==> flow/design.v <==
module xc_rf_2 (
input  wire        clock      ,
input  wire        resetn     ,
input  wire [ 4:0] rs1_addr   ,
output wire [31:0] rs1_rdata  ,
input  wire [ 4:0] rs2_addr   ,
output wire [31:0] rs2_rdata  ,
input  wire [ 4:0] rs3_addr   ,
output wire [31:0] rs3_rdata  ,
input  wire        rd_wen     ,
input  wire [ 4:0] rd_addr    ,
input  wire [31:0] rd_wdata    
);
reg [31:0] gprs_even [15:0];
reg [31:0] gprs_odd  [15:0];
assign rs1_rdata = rs1_addr[0] ? gprs_odd[rs1_addr[4:1]] : gprs_even[rs1_addr[4:1]];
assign rs2_rdata = rs2_addr[0] ? gprs_odd[rs2_addr[4:1]] : gprs_even[rs2_addr[4:1]];
assign rs3_rdata = rs3_addr[0] ? gprs_odd[rs3_addr[4:1]] : gprs_even[rs3_addr[4:1]];
wire        rd_odd  =  rd_addr[0];
wire        rd_even = !rd_addr[0];
wire [ 3:0] rd_top  =  rd_addr[4:1];
genvar i = 0;
generate for(i = 0; i < 16; i = i+1) begin
    if(i == 0) begin
        always @(*) gprs_even[i] = 0;
        always @(posedge clock) if(rd_odd && rd_wen && rd_top == i) begin
            gprs_odd[i] <= rd_wdata;
        end
    end else begin
        always @(posedge clock) if(rd_even && rd_wen && rd_top == i) begin
            gprs_even[i] <= rd_wdata;
        end
        always @(posedge clock) if(rd_odd && rd_wen && rd_top == i) begin
            gprs_odd[i] <= rd_wdata;
        end
    end
end endgenerate
endmodule
module xc_rf_fwd_2 (
input  wire        clock      ,
input  wire        resetn     ,
input  wire [ 4:0] rs1_addr   ,
output wire [31:0] rs1_rdata  ,
input  wire [ 4:0] rs2_addr   ,
output wire [31:0] rs2_rdata  ,
input  wire [ 4:0] rs3_addr   ,
output wire [31:0] rs3_rdata  ,
input  wire        fwd_0_wen  ,
input  wire [ 4:0] fwd_0_addr ,
input  wire [31:0] fwd_0_wdata,
input  wire        fwd_1_wen  ,
input  wire [ 4:0] fwd_1_addr ,
input  wire [31:0] fwd_1_wdata, 
input  wire        rd_wen     ,
input  wire [ 4:0] rd_addr    ,
input  wire [31:0] rd_wdata    
);
wire [31:0] gpr_rs1_rdata  ;
wire [31:0] gpr_rs2_rdata  ;
wire [31:0] gpr_rs3_rdata  ;
wire    fwd_rs1_0 = rs1_addr == fwd_0_addr && |rs1_addr;
wire    fwd_rs2_0 = rs2_addr == fwd_0_addr && |rs2_addr;
wire    fwd_rs3_0 = rs3_addr == fwd_0_addr && |rs3_addr;
wire    fwd_rs1_1 = rs1_addr == fwd_1_addr && |rs1_addr;
wire    fwd_rs2_1 = rs2_addr == fwd_1_addr && |rs2_addr;
wire    fwd_rs3_1 = rs3_addr == fwd_1_addr && |rs3_addr;
wire    fwd_rs1_g = rs1_addr == rd_addr    && |rs1_addr;
wire    fwd_rs2_g = rs2_addr == rd_addr    && |rs2_addr;
wire    fwd_rs3_g = rs3_addr == rd_addr    && |rs3_addr;
assign rs1_rdata = fwd_rs1_0 ? fwd_0_wdata      :
                   fwd_rs1_1 ? fwd_1_wdata      :
                   fwd_rs1_g ? rd_wdata         :
                               gpr_rs1_rdata    ;
assign rs2_rdata = fwd_rs2_0 ? fwd_0_wdata      :
                   fwd_rs2_1 ? fwd_1_wdata      :
                   fwd_rs2_g ? rd_wdata         :
                               gpr_rs2_rdata    ;
assign rs3_rdata = fwd_rs3_0 ? fwd_0_wdata      :
                   fwd_rs3_1 ? fwd_1_wdata      :
                   fwd_rs3_g ? rd_wdata         :
                               gpr_rs3_rdata    ;
xc_rf_2 i_xc_rf_2(
.clock      (clock          ),
.resetn     (resetn         ),
.rs1_addr   (rs1_addr       ),
.rs1_rdata  (gpr_rs1_rdata  ),
.rs2_addr   (rs2_addr       ),
.rs2_rdata  (gpr_rs2_rdata  ),
.rs3_addr   (rs3_addr       ),
.rs3_rdata  (gpr_rs3_rdata  ),
.rd_wen     (rd_wen         ),
.rd_addr    (rd_addr        ),
.rd_wdata   (rd_wdata       ) 
);
endmodule
## Tool chain data of xc_rf_fwd_2

What the tools print for xc_rf_fwd_2, step after step.
Lines are those of the file above, counted from 1.
Operators: Yosys type, input widths -> output width; for muxes data width and select width s.
A cell with -- has no value.

- Top module: xc_rf_fwd_2
- Clock input: clock
- Cell library: sky130hd
- Library corner: tt_025C_1v80

## Word-level counts

Source: Yosys, flattened and elaborated. Widths are those after wreduce; folded enables and synchronous resets count as part of the registers. Registers that Yosys merges into a memory's read port (data or address) are not register bits. Print and check cells do not count. Equal cells are merged and count once.

- Eq/ne operators: 69
- Multiplexer cells: 18
- Reductions and logical operators: 50

Operators by type and width:

| cell | number |
|---|---|
| $pmux 32 s16 | 6 |
| $mux 32 | 12 |
| $eq 4x4->1 const B | 32 |
| $eq 4x3->1 const B | 16 |
| $eq 5x5->1 | 9 |
| $logic_and 1x1->1 | 42 |
| $eq 4x2->1 const B | 8 |
| $eq 4x1->1 const B | 4 |
| $logic_not 4->1 | 4 |
| $reduce_or 5->1 | 3 |
| $logic_not 1->1 | 1 |

- Register bits after elaboration: 992
- Output and inout port bits: 96
- Word-level cells: 168

## Longest topological paths

Yosys ltp: most cells in a row. Word level: on the elaborated netlist, between registers, memories and ports. Mapped: between sequential cells and ports; inverters and the memories' decode and read muxes count.

- Word-level depth: 6
- ABC_AREA: 1
- Mapped depth: 17
- Gate-level depth less buffers: 15

## Mapped cells and area

Source: synth_stat.txt of the flow (Yosys; design flattened, memories mapped). It holds for the ABC_AREA given above (unset counts as 0); a run with the other value may have another netlist.

- Standard cells after synthesis: 8427
- Chip area (Yosys): 0.0612638 mm^2
- Sequential part of the area: 0.0297886 mm^2
- Mapped flip-flops: 992

Cells by type:

| type | number |
|---|---|
| sky130_fd_sc_hd__edfxtp_1 | 992 |
| sky130_fd_sc_hd__nand2_1 | 3929 |
| sky130_fd_sc_hd__nand3_1 | 829 |
| sky130_fd_sc_hd__nor2_1 | 828 |
| sky130_fd_sc_hd__inv_1 | 568 |
| sky130_fd_sc_hd__o21ai_0 | 329 |
| sky130_fd_sc_hd__buf_2 | 276 |
| sky130_fd_sc_hd__a21oi_1 | 152 |
| sky130_fd_sc_hd__o21bai_1 | 70 |
| sky130_fd_sc_hd__buf_4 | 57 |
| sky130_fd_sc_hd__nor2_4 | 38 |
| sky130_fd_sc_hd__o21ai_1 | 70 |
| sky130_fd_sc_hd__nand4_1 | 48 |
| sky130_fd_sc_hd__clkbuf_1 | 74 |
| sky130_fd_sc_hd__buf_6 | 20 |
| sky130_fd_sc_hd__nand2_4 | 14 |
| sky130_fd_sc_hd__xor2_1 | 16 |
| sky130_fd_sc_hd__nor2_2 | 19 |

Other cell types: 15; their cells: 98.

## Worst setup path after synthesis

Source: OpenSTA report_checks on the synthesized netlist (no wires, ideal clock, input and output delay 20% of the period each), path of least setup slack; recovery checks are left aside. Register names are those of the netlist, which keeps one name where synthesis merged equal registers.

- Path type: input to register
- Start: input rd_addr[1]
- End: register i_xc_rf_2.gprs_odd[0][0]
- Period: 3.46 ns
- Input delay: 0.692 ns
- Library setup time: 0.461 ns
- Data arrival time: 3.333 ns
- Required time: 2.999 ns
- Setup slack: -0.334 ns
- Delay of the path: 3.102 ns
- Stages: 4
- Path buffers: 1
- Period reached after synthesis: 3.794 ns

"delay of the path" = arrival - input delay + setup time.
"stages": output pins that drive a net of the path, with the launching flip-flop's if there is one; two outputs of one cell count as two.
"period reached after synthesis" is the clock period less the worst setup slack; recovery checks do not enter. This is arithmetic on one report: input and output delays are still those of the set period (20% each).
The rows between start and end are the longest chain of elaborated cells between them; the timing report does not say that the signal goes this way. Where chains are equally long, one stands for them.
A line is the first line of the expression or statement that the cell stems from. Yosys adds cells for indexed reads and writes and turns some case tables into memories.

- Path through: sky130_fd_sc_hd__clkbuf_1 -> sky130_fd_sc_hd__nor2_1 -> sky130_fd_sc_hd__nand3_1 -> sky130_fd_sc_hd__nor3_1
- Length of the longest elaborated chain: 2
- Elaborated cells on any way between the ends: 2
- Source lines of those cells: 1
- Classes of those cells: reduce/logical: 2

Ends and longest elaborated chain, after synthesis:

| what | line | RTL |
|---|---|---|
| from (decl) | 55 | `input  wire [ 4:0] rd_addr    ,` |
| $logic_not 4->1 | 26 | `always @(posedge clock) if(rd_odd && rd_wen && rd_top == i) begin` |
| $logic_and 1x1->1 | 26 |  |
| to (assign) | 27 | `gprs_odd[i] <= rd_wdata;` |
| to (decl) | 15 | `reg [31:0] gprs_odd  [15:0];` |

## Path in the finished layout

Path of least setup slack in the final report of run 2 (OpenROAD, finished layout, wires in). Where an end is a register, its clock arrival counts in the times.

- Path type: input to output
- Start: input rs3_addr[2]
- End: output rs3_rdata[26]
- Period: 4.62 ns
- Input delay: 0.92 ns
- Output delay: 0.92 ns
- Data arrival time: 4.05 ns
- Required time: 3.70 ns
- Setup slack: -0.35 ns
- Stages: 15
- Path buffers: 6

The rows between start and end are the longest chain of elaborated cells between them; the timing report does not say that the signal goes this way. Where chains are equally long, one stands for them.

- Path through: sky130_fd_sc_hd__clkdlybuf4s50_1 -> sky130_fd_sc_hd__buf_12 -> sky130_fd_sc_hd__buf_12 -> sky130_fd_sc_hd__nor2_4 -> sky130_fd_sc_hd__buf_12 -> sky130_fd_sc_hd__nand2_1 -> sky130_fd_sc_hd__buf_4 -> sky130_fd_sc_hd__o21ai_0 -> sky130_fd_sc_hd__nor2_1 -> sky130_fd_sc_hd__nand2_1 -> sky130_fd_sc_hd__o21bai_1 -> sky130_fd_sc_hd__nand3_1 -> sky130_fd_sc_hd__nand2_1 -> sky130_fd_sc_hd__a21oi_1 -> sky130_fd_sc_hd__clkdlybuf4s50_1
- Length of the longest elaborated chain: 6
- Elaborated cells on any way between the ends: 29
- Classes of those cells: eq/ne: 18; mux: 6; reduce/logical: 5

Ends and longest elaborated chain, after layout:

| what | line | RTL |
|---|---|---|
| from (decl) | 46 | `input  wire [ 4:0] rs3_addr   ,` |
| $eq 4x4->1 | 18 | `assign rs3_rdata = rs3_addr[0] ? gprs_odd[rs3_addr[4:1]] : gprs_even[rs3_addr[4:1]];` |
| $pmux 32 s16 | 18 |  |
| $mux 32 | 18 |  |
| $mux 32 | 80 | `fwd_rs3_g ? rd_wdata         :` |
| $mux 32 | 79 | `fwd_rs3_1 ? fwd_1_wdata      :` |
| $mux 32 | 78 | `assign rs3_rdata = fwd_rs3_0 ? fwd_0_wdata      :` |
| to (decl) | 47 | `output wire [31:0] rs3_rdata  ,` |

Module xc_rf_fwd_2, platform sky130hd: 2 stored runs of the flow (Yosys, OpenROAD) with differing settings, in no particular order. Input and output delays are each 20% of the period that was set; the output load is 0.01 pF.
"clock period reached": clock period set for the run, less the worst setup slack. It is reckoned from that one timing run; input and output delays stay at 20% of the period that was set.
"worst path time" = time allowed to the worst setup path (clock period - input delay - output delay, where it has them) - its slack; a late launch clock adds to it, a late capture clock takes from it.
"power consumption" rests on the timing tool's default activity at the inputs, not on a simulated workload.
Settings: n/a = not set for that run.
Among the results, n/a means that no value is shown for the run.

| item | run 1 | run 2 |
|---|---|---|
| period_ns | 3.24 | 4.62 |
| CORE_UTILIZATION | 54 | 24 |
| CAP_MARGIN | 20 | 20 |
| CORE_MARGIN | 2 | 2 |
| SLEW_MARGIN | 20 | 20 |
| SETUP_SLACK_MARGIN | n/a | -0.37 |
| PLACE_DENSITY_LB_ADDON | n/a | 0.14 |
| ABC_AREA | n/a | 1 |
| GPL_TIMING_DRIVEN | n/a | 1 |
| GPL_ROUTABILITY_DRIVEN | n/a | 1 |
| CTS_CLUSTER_SIZE | n/a | 23 |
| CTS_CLUSTER_DIAMETER | n/a | 268 |
| MIN_ROUTING_LAYER | n/a | met1 |
| die outline area (mm^2) | n/a | 0.259325 |
| summed negative setup slack (ns) | n/a | -20.117 |
| worst path time (ns) | n/a | 3.13 |
| class of the worst setup path | n/a | input to output |
| cell area after synthesis (mm^2) | n/a | 0.0612638 |
| setup slack of the worst path (ns) | n/a | -0.354 |
| standard-cell area after routing (mm^2) | n/a | 0.0811578 |
| clock period reached (ns) | n/a | 4.974 |
| post-route utilization | n/a | 0.32 |
| worst hold slack in the final report (ns) | n/a | 1.035 |
| power consumption (µW) | n/a | 20095 |

Run 1: not finished: routing ended with error GRT-0116
