==> flow/design.v <==
module xc_rf_4 (
input  wire        clock      ,
input  wire        resetn     ,
input  wire [ 4:0] rs1_addr   ,
output wire [31:0] rs1_rdata  ,
input  wire [ 4:0] rs2_addr   ,
output wire [31:0] rs2_rdata  ,
input  wire        rd_wen     ,
input  wire        rd_wide    ,
input  wire [ 4:0] rd_addr    ,
input  wire [31:0] rd_wdata   ,
input  wire [31:0] rd_wdata_hi 
);
reg [31:0] gprs_even [15:0];
reg [31:0] gprs_odd  [15:0];
assign rs1_rdata = rs1_addr[0] ? gprs_odd[rs1_addr[4:1]] : gprs_even[rs1_addr[4:1]];
assign rs2_rdata = rs2_addr[0] ? gprs_odd[rs2_addr[4:1]] : gprs_even[rs2_addr[4:1]];
wire        rd_odd       =  rd_addr[0];
wire        rd_even      = !rd_addr[0];
wire [ 3:0] rd_top       =  rd_addr[4:1];
wire        rd_wen_even  = rd_even && rd_wen;
wire        rd_wen_odd   = (rd_odd || rd_wide) && rd_wen;
wire [31:0] rd_wdata_odd = rd_wide ? rd_wdata_hi : rd_wdata;
genvar i = 0;
generate for(i = 0; i < 16; i = i+1) begin
    if(i == 0) begin
        always @(*) gprs_even[i] = 0;
        always @(posedge clock) if(rd_wen_odd && rd_top == i) begin
            gprs_odd[i] <= rd_wdata_odd;
        end
    end else begin
        always @(posedge clock) if(rd_wen_even && rd_top == i) begin
            gprs_even[i] <= rd_wdata;
        end
        always @(posedge clock) if(rd_wen_odd && rd_top == i) begin
            gprs_odd[i] <= rd_wdata_odd;
        end
    end
end endgenerate
endmodule
module xc_rf_fwd_4 (
input  wire        clock        ,
input  wire        resetn       ,
input  wire [ 4:0] rs1_addr     ,
output wire [31:0] rs1_rdata    ,
input  wire [ 4:0] rs2_addr     ,
output wire [31:0] rs2_rdata    ,
input  wire        fwd_0_wen    ,
input  wire        fwd_0_wide   ,
input  wire [ 4:0] fwd_0_addr   ,
input  wire [31:0] fwd_0_wdata  ,
input  wire [31:0] fwd_0_wdata_hi,
input  wire        fwd_1_wen    ,
input  wire        fwd_1_wide   ,
input  wire [ 4:0] fwd_1_addr   ,
input  wire [31:0] fwd_1_wdata  , 
input  wire [31:0] fwd_1_wdata_hi,
input  wire        rd_wen       ,
input  wire        rd_wide      ,
input  wire [ 4:0] rd_addr      ,
input  wire [31:0] rd_wdata     ,
input  wire [31:0] rd_wdata_hi   
);
wire [31:0] gpr_rs1_rdata  ;
wire [31:0] gpr_rs2_rdata  ;
wire [31:0] fwd_0_d = fwd_0_addr[0] ? fwd_0_wdata_hi : fwd_0_wdata;
wire [31:0] fwd_1_d = fwd_1_addr[0] ? fwd_1_wdata_hi : fwd_1_wdata;
wire [31:0] fwd_gpr = rd_addr   [0] ? rd_wdata_hi    : rd_wdata   ;
wire    fwd_rs1_0 = rs1_addr[4:1] == fwd_0_addr[4:1] && |rs1_addr;
wire    fwd_rs2_0 = rs2_addr[4:1] == fwd_0_addr[4:1] && |rs2_addr;
wire    fwd_rs1_1 = rs1_addr[4:1] == fwd_1_addr[4:1] && |rs1_addr;
wire    fwd_rs2_1 = rs2_addr[4:1] == fwd_1_addr[4:1] && |rs2_addr;
wire    fwd_rs1_g = rs1_addr == rd_addr    && |rs1_addr;
wire    fwd_rs2_g = rs2_addr == rd_addr    && |rs2_addr;
assign rs1_rdata = fwd_rs1_0 ? fwd_0_d          :
                   fwd_rs1_1 ? fwd_1_d          :
                   fwd_rs1_g ? fwd_gpr          :
                               gpr_rs1_rdata    ;
assign rs2_rdata = fwd_rs2_0 ? fwd_0_d          :
                   fwd_rs2_1 ? fwd_1_d          :
                   fwd_rs2_g ? fwd_gpr          :
                               gpr_rs2_rdata    ;
xc_rf_4 i_xc_rf_4(
.clock      (clock          ),
.resetn     (resetn         ),
.rs1_addr   (rs1_addr       ),
.rs1_rdata  (gpr_rs1_rdata  ),
.rs2_addr   (rs2_addr       ),
.rs2_rdata  (gpr_rs2_rdata  ),
.rd_wen     (rd_wen         ),
.rd_wide    (rd_wide        ),
.rd_addr    (rd_addr        ),
.rd_wdata   (rd_wdata       ),
.rd_wdata_hi(rd_wdata_hi    )
);
endmodule
# Step by step through the tools: xc_rf_fwd_4
# The steps from the RTL of xc_rf_fwd_4 to its reports follow in flow order.
# Line numbers count from 1 in the design file above.
# Operators: Yosys type, input widths -> output width; for muxes data width and select width s.
# Library cell names are shortened.
# The mark - stands for no value.
# inputs
top	xc_rf_fwd_4
clk_port	clock
cell_library	sky130hd
pvt_corner	tt_025C_1v80

# Elaborated design
# Counts by Yosys on the flattened word-level netlist (proc, flatten, opt, wreduce). Print and check cells are left out. Cells with the same type and inputs are merged into one.
# op_classes
mux	16
eq_ne	51
n_reduce_logical	46
# ops
operator	n
$pmux 32 s16	4
$mux 32	12
$eq 4x4->1 const B	24
$eq 4x3->1 const B	12
$logic_and 1x1->1	39
$eq 4x2->1 const B	6
$eq 4x4->1	4
$eq 4x1->1 const B	3
$logic_not 4->1	3
$eq 5x5->1	2
$reduce_or 5->1	2
$logic_or 1x1->1	1
$logic_not 1->1	1
# word_totals
wordCells	144
reg_bits	992

# Logic depth
# Longest topological path by Yosys (ltp), each cell counted once; first at word level (registers and memories cut), then after technology mapping (sequential cells cut; the memories' decode and read muxes count).
# logic_depth
word_depth	6
ABC_AREA	0
mapped_depth	11
ltp_nobuf	6

# Netlist
# The flow's flattened synthesis, as Yosys stat reports it; memories are mapped. The netlist is that of the ABC_AREA named above (0 if unset); the other value can give another one.
# The area totals of this step are shown rounded.
# by_type
type	n
edfxtp_1	992
mux2i_1	296
a22oi_1	263
mux2_2	162
a221oi_1	111
o21ai_0	171
nor2_1	208
buf_2	143
a22o_1	80
o22ai_1	112
clkbuf_1	179
a21oi_1	132
o221ai_1	68
a32oi_1	66
nand2_1	150
a31oi_1	60
mux4_2	15
o2bb2ai_1	33
# Other cell types: 74; their cells: 679.
# mapped
mapped_cells	3920
area_mm2	0.0504
seq_area_mm2	0.0298
ff_cells	992
# By module: a second synthesis without flattening, with its own total; a netlist apart from the flattened one above.
# unflattened
hier_cells	3802
area_unflattened_mm2	0.0495
# Each row is one instance without its submodules.
# by_module
mod	seq_area_mm2	mod_area_mm2	n_cells	instances
xc_rf_4	0.0298	0.0461	3424	1
xc_rf_fwd_4	0	0.00339	378	1

# Timing after synthesis
# OpenSTA on the mapped netlist: ideal clock, no wires. The path of least setup slack (recovery checks aside). Input and output delay are each 20% of the period. Register names are those of the netlist, which keeps one name where synthesis merged equal registers.
# synth_timing
path_type	input to register
startpoint	input rd_addr[0]
endpoint	register i_xc_rf_4.gprs_odd[13][0]
t_arrival_ps	3345
required_time_ps	3359
n_path_buf	2
launch_ps	756
input_delay_ps	756
delay_ps	3010
stages	5
setup_slack_ps	14
period_ps	3780
synth_period_reached_ps	3766
# "delay_ps" = arrival - input delay + setup time.
# "stages": output pins that drive a net of the path, with the launching flip-flop's if there is one; two outputs of one cell count as two.
# "synth_period_reached_ps" is the clock period less the worst setup slack; recovery checks do not enter. This is arithmetic on one report: input and output delays are still those of the set period (20% each).
# The rows between start and end are the longest chain of elaborated cells between them; the timing report does not say that the signal goes this way. Where chains are equally long, one stands for them.
# A line is the first line of the expression or statement that the cell stems from. Yosys adds cells for indexed reads and writes and turns some case tables into memories.
# synth_between
cell_sequence	clkbuf_1 buf_2 o21ai_0 or3b_2 nor2_1
elab_chain_len	3
cells_between	3
lines_between	2
classes_between	3 x reduce/logical
# synth_rtl
element	line	source
start, declared	60	input  wire [ 4:0] rd_addr      ,
$logic_or 1x1->1	22	wire        rd_wen_odd   = (rd_odd || rd_wide) && rd_wen;
$logic_and 1x1->1	22
$logic_and 1x1->1	35	always @(posedge clock) if(rd_wen_odd && rd_top == i) begin
end, assigned	36	gprs_odd[i] <= rd_wdata_odd;
end, declared	15	reg [31:0] gprs_odd  [15:0];

# Path in the finished layout
# Path of least setup slack in the final report of flow run 2 (OpenROAD, finished layout, wires in). Where an end is a register, its clock arrival counts in the times.
# The path's times are printed in steps of 10 ps; the period is the one set.
# layout_timing
path_type	input to output
startpoint	input rs2_addr[3]
endpoint	output rs2_rdata[4]
stages	13
setup_slack_ps	0
input_delay_ps	890
t_arrival_ps	3560
launch_ps	890
required_time_ps	3550
n_path_buf	7
period_ps	4440
output_delay_ps	890
# The rows between start and end are the longest chain of elaborated cells between them; the timing report does not say that the signal goes this way. Where chains are equally long, one stands for them.
# layout_between
cell_sequence	clkbuf_16 buf_16 buf_4 buf_4 nand3_1 buf_4 nor2_1 a21oi_1 o2111ai_4 a221oi_4 buf_4 o221ai_1 buf_2
elab_chain_len	6
cells_between	29
classes_between	18 x eq/ne; 6 x mux; 5 x reduce/logical
# layout_rtl
element	line	source
start, declared	46	input  wire [ 4:0] rs2_addr     ,
$eq 4x4->1	17	assign rs2_rdata = rs2_addr[0] ? gprs_odd[rs2_addr[4:1]] : gprs_even[rs2_addr[4:1]];
$pmux 32 s16	17
$mux 32	17
$mux 32	81	fwd_rs2_g ? fwd_gpr          :
$mux 32	80	fwd_rs2_1 ? fwd_1_d          :
$mux 32	79	assign rs2_rdata = fwd_rs2_0 ? fwd_0_d          :
end, declared	47	output wire [31:0] rs2_rdata    ,

# Top module xc_rf_fwd_4; platform sky130hd; tools Yosys and OpenROAD; 2 stored runs in no particular order. Input and output delays are each 20% of the period that was set; the output load is 0.01 pF.
# "critical_path_time_ps": the worst setup path's part of the clock period (all of it between registers, 20% less for each end at a port) less its slack. A launch clock that arrives late makes it longer, a capture clock that arrives late makes it shorter.
# "total_power_uw" rests on the timing tool's default activity at the inputs, not on a simulated workload.
# "critical_path_time_ps" is given in steps of 10 ps.
# Measured values are rounded.
# Among the settings, -- means not set for that run.
# A result given as -- is not shown for that run.
run	period_ns	CORE_UTILIZATION	CORE_MARGIN	CELL_PAD_IN_SITES_GLOBAL_PLACEMENT	TNS_END_PERCENT	GPL_TIMING_DRIVEN	GPL_ROUTABILITY_DRIVEN	SLEW_MARGIN	MIN_ROUTING_LAYER	CAP_MARGIN	SETUP_SLACK_MARGIN	PLACE_DENSITY_LB_ADDON	HOLD_SLACK_MARGIN	CORE_ASPECT_RATIO	ABC_AREA	CTS_CLUSTER_DIAMETER	synthesis_area_mm2	final_die_area_mm2	fin_util_frac	worst_setup_slack_ps	timing.setup.tns_ps	final_hold_ws_ps	total_power_uw	critical_path_time_ps	path_kind
flow run 1	2.92	45	9	2	40	0	1	10	met1	20	--	--	--	--	--	--	--	--	--	--	--	--	--	--	--
flow run 2	4.44	27	2	--	5	--	--	10	--	20	0.84	0.25	-0.01	1.94	0	379	0.0504	0.19	0.406	-4	-7	938	25400	2670	input to output
# Flow run 1: unfinished; error GRT-0116 in routing
